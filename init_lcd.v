==> flow/design.v <==
module command_sender(clk, start, rs_in, rw_in, data_in, lcd_rs, sf_d, lcd_rw, lcd_e, ready);
parameter t1 = 5;
parameter t2 = 20;
parameter t3 = 50;
parameter t4 = 25;
parameter t5 = 3000;
input clk;
input start;
input rs_in;
input rw_in;
input [7:0] data_in;
output reg lcd_rs;
output reg [3:0] sf_d;
output reg lcd_rw;
output reg lcd_e;
output ready;
reg [11:0] counter;
initial counter = 0;
reg status;
initial status = 1'b0;
initial
begin
	lcd_rs = 1'b0;
	lcd_rw = 1'b0;
	sf_d = 4'h0;
	lcd_e = 1'b0;
end
assign ready = (counter == 0 & status == 1'b0);
always @(posedge clk)
begin
	if (start)
		status = 1'b1;
	if (status)
	begin
		if (counter == 0)
		begin
			lcd_rs = rs_in;
			sf_d = data_in[7:4];
			lcd_rw = rw_in;
		end
		if (counter == t1)
		begin
			lcd_e = 1'b1;
		end
		if (counter == (t1+t2))
		begin
			lcd_e = 1'b0;
			sf_d = data_in[3:0];
		end
		if (counter == (t1+t2+t3))
		begin
			lcd_e = 1'b1;
		end
		if (counter == (t1+t2+t3+t4))
		begin
			lcd_e = 1'b0;
			lcd_rs = 1'b0;
			lcd_rw = 1'b0;
			sf_d = 4'h0;
			lcd_e = 1'b0;
		end
		if (counter == (t1+t2+t3+t4+t5))
		begin
			counter = 0;
			status = 1'b0;
		end
		else
		begin
			counter = counter + 1;
		end
	end
end
endmodule
module init_lcd(clk, start, lcd_rs, lcd_rw, lcd_e, sf_d, ready);
input clk;
input start;
output lcd_rs;
output lcd_rw;
output lcd_e;
output [3:0] sf_d;
output ready;
reg on_status;		 
reg op_status;		 
reg [19:0] counter;
initial
begin
	on_status = 1'b0;
	op_status = 1'b0;
	counter = 0;
end
reg pu_lcd_rw;
reg pu_lcd_rs;
reg pu_lcd_e;
reg [3:0] pu_sf_d;
initial
begin
	pu_lcd_rw = 1'b1;
	pu_lcd_rs = 1'b0;
	pu_lcd_e = 1'b0;
	pu_sf_d = 4'h0;
end
reg [9:0] command;
reg issue_command;
wire [3:0] dc_sf_d;
wire dc_lcd_rw;
wire dc_lcd_rs;
wire dc_lcd_e;
wire command_sender_ready;
initial
begin
	command = 0;
	issue_command = 1'b0;
end
assign ready = (counter == 0) & (~on_status) & (~op_status);
assign lcd_rs = (op_status) ? dc_lcd_rs : pu_lcd_rs;
assign lcd_rw = (op_status) ? dc_lcd_rw : pu_lcd_rw;
assign lcd_e = (op_status) ? dc_lcd_e : pu_lcd_e;
assign sf_d = (op_status) ? dc_sf_d : pu_sf_d;
command_sender command_sender_1(
	.clk(clk),
	.start(issue_command),
	.rs_in(command[9]),
	.rw_in(command[8]),
	.data_in(command[7:0]),
	.lcd_rs(dc_lcd_rs),
	.lcd_rw(dc_lcd_rw),
	.sf_d(dc_sf_d),
	.lcd_e(dc_lcd_e),
	.ready(command_sender_ready)
	);
always @(posedge clk)
begin
	if (start)
		on_status = 1'b1;
	if (on_status)
	begin
		if (~op_status)
		begin
			if (counter == 0)
			begin
				pu_sf_d = 4'h0;
				pu_lcd_e = 1'b0;
				pu_lcd_rs = 1'b0;
				pu_lcd_rw = 1'b0;
			end
			if (counter == 750000)
			begin
				pu_sf_d = 4'h3;
				pu_lcd_e = 1'b1;
			end
			if (counter == 750015)
			begin
				pu_sf_d = 4'h0;
				pu_lcd_e = 1'b0;
			end
			if (counter == 955100)
			begin
				pu_sf_d = 4'h3;
				pu_lcd_e = 1'b1;
			end
			if (counter == 955115)
			begin
				pu_sf_d = 4'h0;
				pu_lcd_e = 1'b0;
			end
			if (counter == 960200)
			begin
				pu_sf_d = 4'h3;
				pu_lcd_e = 1'b1;
			end
			if (counter == 960215)
			begin
				pu_sf_d = 4'h0;
				pu_lcd_e = 1'b0;
			end
			if (counter == 962300)
			begin
				pu_sf_d = 4'h2;
				pu_lcd_e = 1'b1;
			end
			if (counter == 962315)
			begin
				pu_sf_d = 4'h0;
				pu_lcd_e = 1'b0;
			end
			if (counter == 964500)
			begin
				counter = 0;
				op_status = 1'b1;
			end
			else
			begin
				counter = counter + 1;
			end
		end
		if (op_status)
		begin
			if (command_sender_ready)
			begin
				if (counter == 0)
				begin
					command = 10'b0000101000;
					issue_command = 1'b1;
				end
				else if (counter == 1)
				begin
					command = 10'b0000000110;
					issue_command = 1'b1;
				end
				else if (counter == 2)
				begin
					command = 10'b0000001100;
					issue_command = 1'b1;
				end
				else if (counter == 3)
				begin
					command = 10'b0000000001;
					issue_command = 1'b1;
				end
				else if (counter < 100000)
				begin
					counter = counter + 1;
				end
				else if (counter == 100000)
				begin
					counter = 0;
					op_status = 1'b0;
					on_status = 1'b0;
				end
			end
			else if (issue_command)
			begin
				issue_command = 1'b0;
				counter = counter + 1;
			end
		end
	end
end
endmodule 
# From RTL to reports: init_lcd
# Tool output for the design above, in the order of the flow.
# Line numbers count from 1 in the design file above.
# Cell names lack the library's common part.
setup:
  top: "init_lcd"
  clk_port: "clk"
  cell_library: "sky130hd"
  corner: "tt_025C_1v80"

# Elaborated design
# Source: Yosys, flattened and elaborated, memories not mapped. Widths are those after wreduce. Registers that Yosys merges into a memory's read port (data or address) are not register bits. Print and check cells do not count. Equal cells are merged and count once.
word_totals:
  elab_cells: 116
  inputBits: 2
  reg_bits: 52
  output_inout_bits: 8
op_classes:
  n_addsub: 3
  reduce_and_logical: 11
  n_logic: 6
  cmp: 1
  mux: 60
  n_eq: 19
op_table:
  columns: ["op", "n"]
  rows:
  - ["2-to-1 mux 20 bit", 12]
  - ["equality test 20 bit with constant B", 9]
  - ["adder 20 x 1 -> 20 bit with constant B", 2]
  - ["equality test 20 x 2 -> 1 bit with constant B", 2]
  - ["logical NOT 20 bit", 2]
  - ["2-to-1 mux 1 bit", 34]
  - ["equality test 12 x 7 -> 1 bit with constant B", 2]
  - ["equality test 20 x 1 -> 1 bit with constant B", 1]
  - ["less-than comparator 20 x 17 -> 1 bit with constant B", 1]
  - ["equality test 20 x 17 -> 1 bit with constant B", 1]
  - ["2-to-1 mux 6 bit", 3]
  - ["2-to-1 mux 2 bit", 8]
  - ["adder 12 x 1 -> 12 bit with constant B", 1]
  - ["equality test 12 bit with constant B", 1]
  - ["equality test 12 x 3 -> 1 bit with constant B", 1]
  - ["equality test 12 x 5 -> 1 bit with constant B", 1]
  - ["logical NOT 12 bit", 1]
  - ["2-to-1 mux 4 bit", 3]
  - ["AND reduction 3 bit", 3]
  - ["nonzero test 9 bit", 1]
  - ["OR reduction 3 bit", 2]
  - ["inequality test 5 bit with constant B", 1]
  - ["AND reduction 4 bit", 1]
  - ["nonzero test 4 bit", 1]
  - ["AND 1 bit", 3]
  - ["inverter 1 bit", 3]

# Logic depth
# Longest topological path by Yosys (ltp), each cell counted once; first at word level (registers and memories cut), then after technology mapping (sequential cells cut; the memories' decode and read muxes count).
logic_depth:
  word_depth: 13
  ABC_AREA: 0
  depth_mapped: 19
  mapped_depth_nobuf: 17

# Synthesis result
# Yosys stat after the flow's synthesis: flattened, memories mapped to cells. It holds for the ABC_AREA given above (unset counts as 0); a run with the other value may have another netlist.
synth_totals:
  mapped_area_mm2: 0.0046857
  flip_flops: 49
  stdcells: 575
  seqArea_mm2: 0.0014514
by_type:
  columns: ["type", "n"]
  rows:
  - ["edfxtp_1", 47]
  - ["nor2_1", 69]
  - ["xnor2_1", 28]
  - ["nand2_1", 59]
  - ["nor3_1", 27]
  - ["xor2_1", 15]
  - ["o21ai_0", 26]
  - ["nand3_1", 23]
  - ["ha_1", 9]
  - ["a21oi_1", 21]
  - ["nand4_1", 16]
  - ["inv_1", 21]
  - ["clkbuf_1", 19]
  - ["buf_2", 14]
  - ["nor4_1", 11]
  - ["nand4b_1", 7]
  - ["and2_1", 9]
  - ["and3_1", 9]
# Other cell types: 67; their cells: 145.
# The figures by module come from a second, unflattened synthesis with its own total; it is not the netlist above.
unflattened:
  cells_unflattened: 597
  hier_area_mm2: 0.0051124
# Rows give one instance, submodules left out.
modules:
  columns: ["mod", "area_mm2", "n_inst", "cells"]
  rows:
  - ["init_lcd", 0.0039613, 1, 494]
  - ["command_sender", 0.0011511, 1, 103]

# Timing after synthesis
# OpenSTA on the mapped netlist: ideal clock, no wires. The path of least setup slack (recovery checks aside). Input and output delay are each 20% of the period. Register names are those of the netlist, which keeps one name where synthesis merged equal registers.
synth_timing:
  path_kind: "flip-flop to flip-flop"
  startpoint: "register counter[0]"
  endpoint: "register counter[10]"
  setup_ns: 0.274
  tclk_ns: 3.43
  delay_ns: 3.439
  slack_ns: -0.009
  driving_pins: 19
  launch_ns: 0.000
  t_arrival_ns: 3.165
  synth_period_reached_ns: 3.439
# "delay_ns" = arrival - input delay + setup time.
# "driving_pins" counts driving pins, that of a launching flip-flop among them; a cell with two outputs on the path counts twice.
# "synth_period_reached_ns" = period - worst setup slack (recovery checks aside). The figure is calculated, with input and output delays left at 20% of the set period.
# The rows between start and end are the longest chain of elaborated cells between them; the timing report does not say that the signal goes this way. Where chains are equally long, one stands for them.
# Each line given opens the expression or statement behind the cell; cells for indexed reads and writes are added by Yosys, which also makes memories of some case tables.
# At most two assigning lines are given for a register; there are more.
synth_via:
  path_cell_list: "edfxtp_1 buf_2 inv_1 ha_1 nand3_1 nor2_1 and3_1 nor2_1 a21boi_0 inv_1 ha_1 nor3_1 a21oi_1 and3_1 a21oi_1 a32o_1 nand4_1 nand4b_1 o311ai_1"
  elab_chain_len: 13
synth_lines:
  columns: ["item", "line_no", "source"]
  rows:
  - ["start: declaration", 84, "reg [19:0] counter;"]
  - ["start: assignment", 193, "counter = counter + 1;"]
  - ["start: assignment", 222, "counter = counter + 1;"]
  - ["adder 20 x 1 -> 20 bit", 193, null]
  - ["2-to-1 mux 20 bit", 186, "if (counter == 964500)"]
  - ["2-to-1 mux 20 bit", 137, "if (~op_status)"]
  - ["2-to-1 mux 20 bit", 135, "if (on_status)"]
  - ["equality test 20 x 17 -> 1 bit", 224, "else if (counter == 100000)"]
  - ["2-to-1 mux 20 bit", 224, null]
  - ["2-to-1 mux 20 bit", 220, "else if (counter < 100000)"]
  - ["2-to-1 mux 20 bit", 215, "else if (counter == 3)"]
  - ["2-to-1 mux 20 bit", 210, "else if (counter == 2)"]
  - ["2-to-1 mux 20 bit", 205, "else if (counter == 1)"]
  - ["2-to-1 mux 20 bit", 200, "if (counter == 0)"]
  - ["2-to-1 mux 20 bit", 198, "if (command_sender_ready)"]
  - ["2-to-1 mux 20 bit", 196, "if (op_status)"]
  - ["end: assignment", 193, null]
  - ["end: assignment", 222, null]
  - ["end: declaration", 84, null]

# Worst path after layout
# From the final timing report of run A: the path of least setup slack in the routed layout; clock arrival at registers is part of the times.
layout_timing:
  path_kind: "flip-flop to flip-flop"
  startpoint: "register counter[11]"
  endpoint: "register counter[5]"
  setup_ns: 0.24
  driving_pins: 11
  t_arrival_ns: 3.59
  launch_ns: 0.32
  tclk_ns: 3.58
  slack_ns: 0.07
# The rows between start and end are the longest chain of elaborated cells between them; the timing report does not say that the signal goes this way. Where chains are equally long, one stands for them.
# At most two assigning lines are given for a register; there are more.
layout_via:
  path_cell_list: "edfxtp_1 buf_4 or4b_4 nor4_4 nand2_4 a311oi_4 o21ai_1 o21ai_2 nand2_1 a221o_1 a32o_1"
  elab_chain_len: 13
layout_lines:
  columns: ["item", "line_no", "source"]
  rows:
  - ["start: declaration", 84, "reg [19:0] counter;"]
  - ["start: assignment", 193, "counter = counter + 1;"]
  - ["start: assignment", 222, "counter = counter + 1;"]
  - ["adder 20 x 1 -> 20 bit", 193, null]
  - ["2-to-1 mux 20 bit", 186, "if (counter == 964500)"]
  - ["2-to-1 mux 20 bit", 137, "if (~op_status)"]
  - ["2-to-1 mux 20 bit", 135, "if (on_status)"]
  - ["equality test 20 x 17 -> 1 bit", 224, "else if (counter == 100000)"]
  - ["2-to-1 mux 20 bit", 224, null]
  - ["2-to-1 mux 20 bit", 220, "else if (counter < 100000)"]
  - ["2-to-1 mux 20 bit", 215, "else if (counter == 3)"]
  - ["2-to-1 mux 20 bit", 210, "else if (counter == 2)"]
  - ["2-to-1 mux 20 bit", 205, "else if (counter == 1)"]
  - ["2-to-1 mux 20 bit", 200, "if (counter == 0)"]
  - ["2-to-1 mux 20 bit", 198, "if (command_sender_ready)"]
  - ["2-to-1 mux 20 bit", 196, "if (op_status)"]
  - ["end: assignment", 193, null]
  - ["end: assignment", 222, null]
  - ["end: declaration", 84, null]

# Top module init_lcd; platform sky130hd; tools Yosys and OpenROAD; 2 stored runs in no particular order. Input and output delays are each 20% of the period that was set; the output load is 0.01 pF.
# "achieved_period_ns" is the run's clock period less its worst setup slack. It is reckoned from that one timing run; input and output delays stay at 20% of the period that was set.
# "worst_path_allowed_less_slack_ns" is the time allowed to the run's worst setup path (the clock period less input and output delay, where it has them) less its slack. Clock arrival times count: a late capture clock shortens it, a late launch clock lengthens it.
# "power_uw" is the tool's figure for a default switching activity; nothing was simulated.
runs:
  - name: "run A"
    settings:
      period_ns: 3.58
      CORE_UTILIZATION: 47
      CAP_MARGIN: 20
      CORE_MARGIN: 2
      SLEW_MARGIN: 20
    results:
      yosys_chip_area_mm2: 0.0046857
      dieArea_mm2: 0.0107848
      final_stdcell_area_mm2: 0.0057242
      finalUtil_pct: 58.8
      ws_setup_ns: 0.073
      tns_setup_ns: 0.000
      worst_hold_slack_ns: 0.537
      power_uw: 2862
      achieved_period_ns: 3.507
      worst_path_allowed_less_slack_ns: 3.51
      timing.worst_path_kind: "flip-flop to flip-flop"
  - name: "run B"
    settings:
      period_ns: 4.62
      CORE_UTILIZATION: 55
      SETUP_SLACK_MARGIN: 0.5
      PLACE_DENSITY_LB_ADDON: 0.18
      CORE_MARGIN: 4
      CTS_CLUSTER_DIAMETER: 233
      SLEW_MARGIN: 20
      CAP_MARGIN: 20
    results:
      yosys_chip_area_mm2: 0.0046857
      dieArea_mm2: 0.0100601
      final_stdcell_area_mm2: 0.0050323
      finalUtil_pct: 60.9
      ws_setup_ns: 0.602
      tns_setup_ns: 0.000
      worst_hold_slack_ns: 0.527
      power_uw: 2027
      achieved_period_ns: 4.018
      worst_path_allowed_less_slack_ns: 4.02
      timing.worst_path_kind: "flip-flop to flip-flop"
